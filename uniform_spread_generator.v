==> flow/design.v <==
module uniform_spread_generator (
    input clk,
    input rst,
    input [3:0] x,      
    input [3:0] total,  
    output reg seq_out
);
    reg [7:0] acc = 0;
    reg [7:0] count = 0;
    always @(posedge clk) begin
        if (rst) begin
            acc <= 0;
            count <= 0;
            seq_out <= 0;
        end else begin
            acc <= acc + x;
            if (acc >= total) begin
                acc <= acc - total;
                seq_out <= 1;
            end else begin
                seq_out <= 0;
            end
            count <= count + 1;
        end
    end
endmodule
# From RTL to reports: uniform_spread_generator

What the tools print for uniform_spread_generator, step after step.
Lines are those of the file above, counted from 1.
Operators: Yosys type, input widths -> output width; for muxes data width and select width s.
Library cell names are shortened.
A cell with n/a has no value.

Design top: uniform_spread_generator
Clock: clk
Library: sky130hd
Corner: tt_025C_1v80

# After elaboration

Source: Yosys, flattened and elaborated, memories not mapped. Widths are those after wreduce; folded enables and synchronous resets count as part of the registers. Registers that Yosys merges into a memory's read port (data or address) are not register bits. Print and check cells do not count. Equal cells are merged and count once.

Bits in registers: 9
Latch bits: 0
Memory bits (writable): 0
Memory bits (read-only): 0
Word width x clocked read ports: 0
Memories: 0
Input port bits: 10
Output and inout bits: 1
Word-level cells: 7

Add/subtract/negate cells: 2
Multipliers: 0
Divide/modulo/power cells: 0
Order comparisons: 1
Equality and inequality tests: 0
Shift operators: 0
Multiplexer cells: 2
Bitwise operators: 0
Reduce/logical cells: 0

Operators with widths:

| cell        | number |
| $add 8x4->8 | 1 |
| $sub 8x4->8 | 1 |
| $ge 8x4->1  | 1 |
| $mux 8      | 1 |
| $mux 1      | 1 |

# Depth

Yosys ltp: most cells in a row. Word level: on the elaborated netlist, between registers, memories and ports. Mapped: between sequential cells and ports; inverters and the memories' decode and read muxes count.

Depth after elaboration: 2
ABC_AREA: 0
Depth in mapped cells: 7
Depth with buffers taken out: 7

# Synthesis result

Source: synth_stat.txt of the flow (Yosys; design flattened, memories mapped). It holds for the ABC_AREA given above (unset counts as 0); a run with the other value may have another netlist.
The area totals of this step are shown rounded.

Cells by type:

| cell      | number | area in all (µm²) |
| dfxtp_1   | 9      | 180.173 |
| ha_1      | 8      | 100.096 |
| mux2_1    | 4      | 45.043 |
| fa_1      | 2      | 40.038 |
| nor2b_1   | 6      | 37.536 |
| a21oi_1   | 7      | 35.034 |
| inv_1     | 9      | 33.782 |
| nor2_1    | 8      | 30.029 |
| o21ai_0   | 6      | 30.029 |
| a2111oi_4 | 1      | 27.526 |
| xnor2_1   | 2      | 17.517 |
| nand3_1   | 3      | 15.014 |
| and3_1    | 2      | 12.512 |
| nand2b_1  | 2      | 12.512 |
| nor4_1    | 2      | 12.512 |
| buf_6     | 1      | 11.261 |
| o311a_1   | 1      | 10.01 |
| o2111ai_1 | 1      | 8.758 |

Not listed: further types 10, cells in them 10.

Cell count: 84
Mapped area: 721.9 µm²
Sequential area: 180.2 µm²
Mapped flip-flops: 9

# Worst setup path after synthesis

OpenSTA on the mapped netlist: ideal clock, no wires. The path of least setup slack (recovery checks aside). Input and output delay are each 20% of the period. Register names are those of the netlist, which keeps one name where synthesis merged equal registers.

Path type: in2reg
Start point: input port total[0]
End point: register acc[5]
Period: 1880 ps
Input delay: 376 ps
Setup time: 123 ps
Arrival: 1865 ps
Slack: -108 ps
Path delay: 1612 ps
Stages: 6
Synthesis period reached: 1988 ps

"path delay" is the arrival time less input delay plus setup time.
"stages" counts driving pins, that of a launching flip-flop among them; a cell with two outputs on the path counts twice.
"synthesis period reached" is the clock period less the worst setup slack; recovery checks do not enter. This is arithmetic on one report: input and output delays are still those of the set period (20% each).
Between the ends stands the longest chain of elaborated cells between them, by number of cells; it is not shown to be the way that was timed. Of several equally long chains one is given.
Each line given opens the expression or statement behind the cell; cells for indexed reads and writes are added by Yosys, which also makes memories of some case tables.
At most two assigning lines are given for a register; there are more.

Cell sequence: ha_1 -> fa_1 -> nor2b_1 -> o21ai_0 -> a2111oi_4 -> mux2_1
Length of the longest elaborated chain: 2
Elaborated cells on any way between the ends: 3
Source lines of those cells: 2
Those cells by class: add/sub: 1; compare: 1; mux: 1

Ends and longest elaborated chain, post-synthesis:

| item        | line | source |
| from (decl) | 5    | `input [3:0] total,` |
| $sub 8x4->8 | 18   | `acc <= acc - total;` |
| $mux 8      | 17   | `if (acc >= total) begin` |
| to (assign) | 16   | `acc <= acc + x;` |
| to (assign) | 18   |  |
| to (decl)   | 8    | `reg [7:0] acc = 0;` |

# Path in the finished layout

Path of least setup slack in the final report of flow run A (OpenROAD, finished layout, wires in). Where an end is a register, its clock arrival counts in the times.
The report prints the path's times to 10 ps; the period is as set.

Path type: in2reg
Start point: input port total[0]
End point: register acc[5]
Period: 3700 ps
Input delay: 740 ps
Setup time: 110 ps
Arrival: 2670 ps
Slack: 1150 ps
Stages: 7

Between the ends stands the longest chain of elaborated cells between them, by number of cells; it is not shown to be the way that was timed. Of several equally long chains one is given.
At most two assigning lines are given for a register; there are more.

Cell sequence: clkdlybuf4s50_1 -> ha_1 -> fa_2 -> nor2b_1 -> o21ai_1 -> a2111oi_4 -> mux2_1
Length of the longest elaborated chain: 2
Elaborated cells on any way between the ends: 3
Source lines of those cells: 2
Those cells by class: add/sub: 1; compare: 1; mux: 1

Ends and longest elaborated chain, post-layout:

| item        | line | source |
| from (decl) | 5    | `input [3:0] total,` |
| $sub 8x4->8 | 18   | `acc <= acc - total;` |
| $mux 8      | 17   | `if (acc >= total) begin` |
| to (assign) | 16   | `acc <= acc + x;` |
| to (assign) | 18   |  |
| to (decl)   | 8    | `reg [7:0] acc = 0;` |

Record of 2 stored runs of the RTL-to-layout flow on uniform_spread_generator, platform sky130hd. The runs are unordered. Constraints: input delay and output delay 20% of the set period each, output load 0.01 pF.
By "period reached" is meant the clock period of the run minus its worst setup slack. This is arithmetic on one report: input and output delays are still those of the set period (20% each).
By "allowed time less slack (worst setup path)" is meant the share of the clock period that the worst setup path is allowed (20% is reserved at inputs, 20% at outputs), minus its slack. Clock arrival times at its registers enter into it.
By "overall power" is meant OpenSTA's value without simulated activity: inputs other than the clock are taken to toggle once in ten clock periods, and the tool carries that through the logic.
"allowed time less slack (worst setup path)" is known to 10 ps.
Measured values are rounded.
A setting shown as n/a is not set for that run.

| item                                            | flow run A | flow run B |
| period_ns                                       | 3.7        | 3.22       |
| CORE_UTILIZATION                                | 26         | 46         |
| SETUP_SLACK_MARGIN                              | 1.04       | n/a        |
| PLACE_DENSITY                                   | 0.38       | n/a        |
| CORE_ASPECT_RATIO                               | 0.5        | n/a        |
| CORE_MARGIN                                     | 8          | 2          |
| CELL_PAD_IN_SITES_GLOBAL_PLACEMENT              | 0          | n/a        |
| TNS_END_PERCENT                                 | 70         | 80         |
| CTS_CLUSTER_SIZE                                | 56         | n/a        |
| SLEW_MARGIN                                     | 35         | 20         |
| CAP_MARGIN                                      | 20         | 20         |
| PLACE_DENSITY_LB_ADDON                          | n/a        | 0.06       |
| CTS_CLUSTER_DIAMETER                            | n/a        | 340        |
| area of the synthesized netlist (µm²)           | 721.9      | 721.9      |
| overall die area (µm²)                          | 4821       | 1902       |
| standard-cell area of the final layout (µm²)    | 907.1      | 853.3      |
| utilization after layout (%)                    | 34.6       | 57.3       |
| setup slack of the critical path (ps)           | 1147       | 611        |
| final setup TNS (ps)                            | 0          | 0          |
| smallest hold slack (ps)                        | 569        | 564        |
| overall power (mW)                              | 0.7057     | 0.7203     |
| period reached (ps)                             | 2553       | 2609       |
| allowed time less slack (worst setup path) (ps) | 1810       | 1960       |
| type of the worst setup path                    | in2reg     | in2reg     |
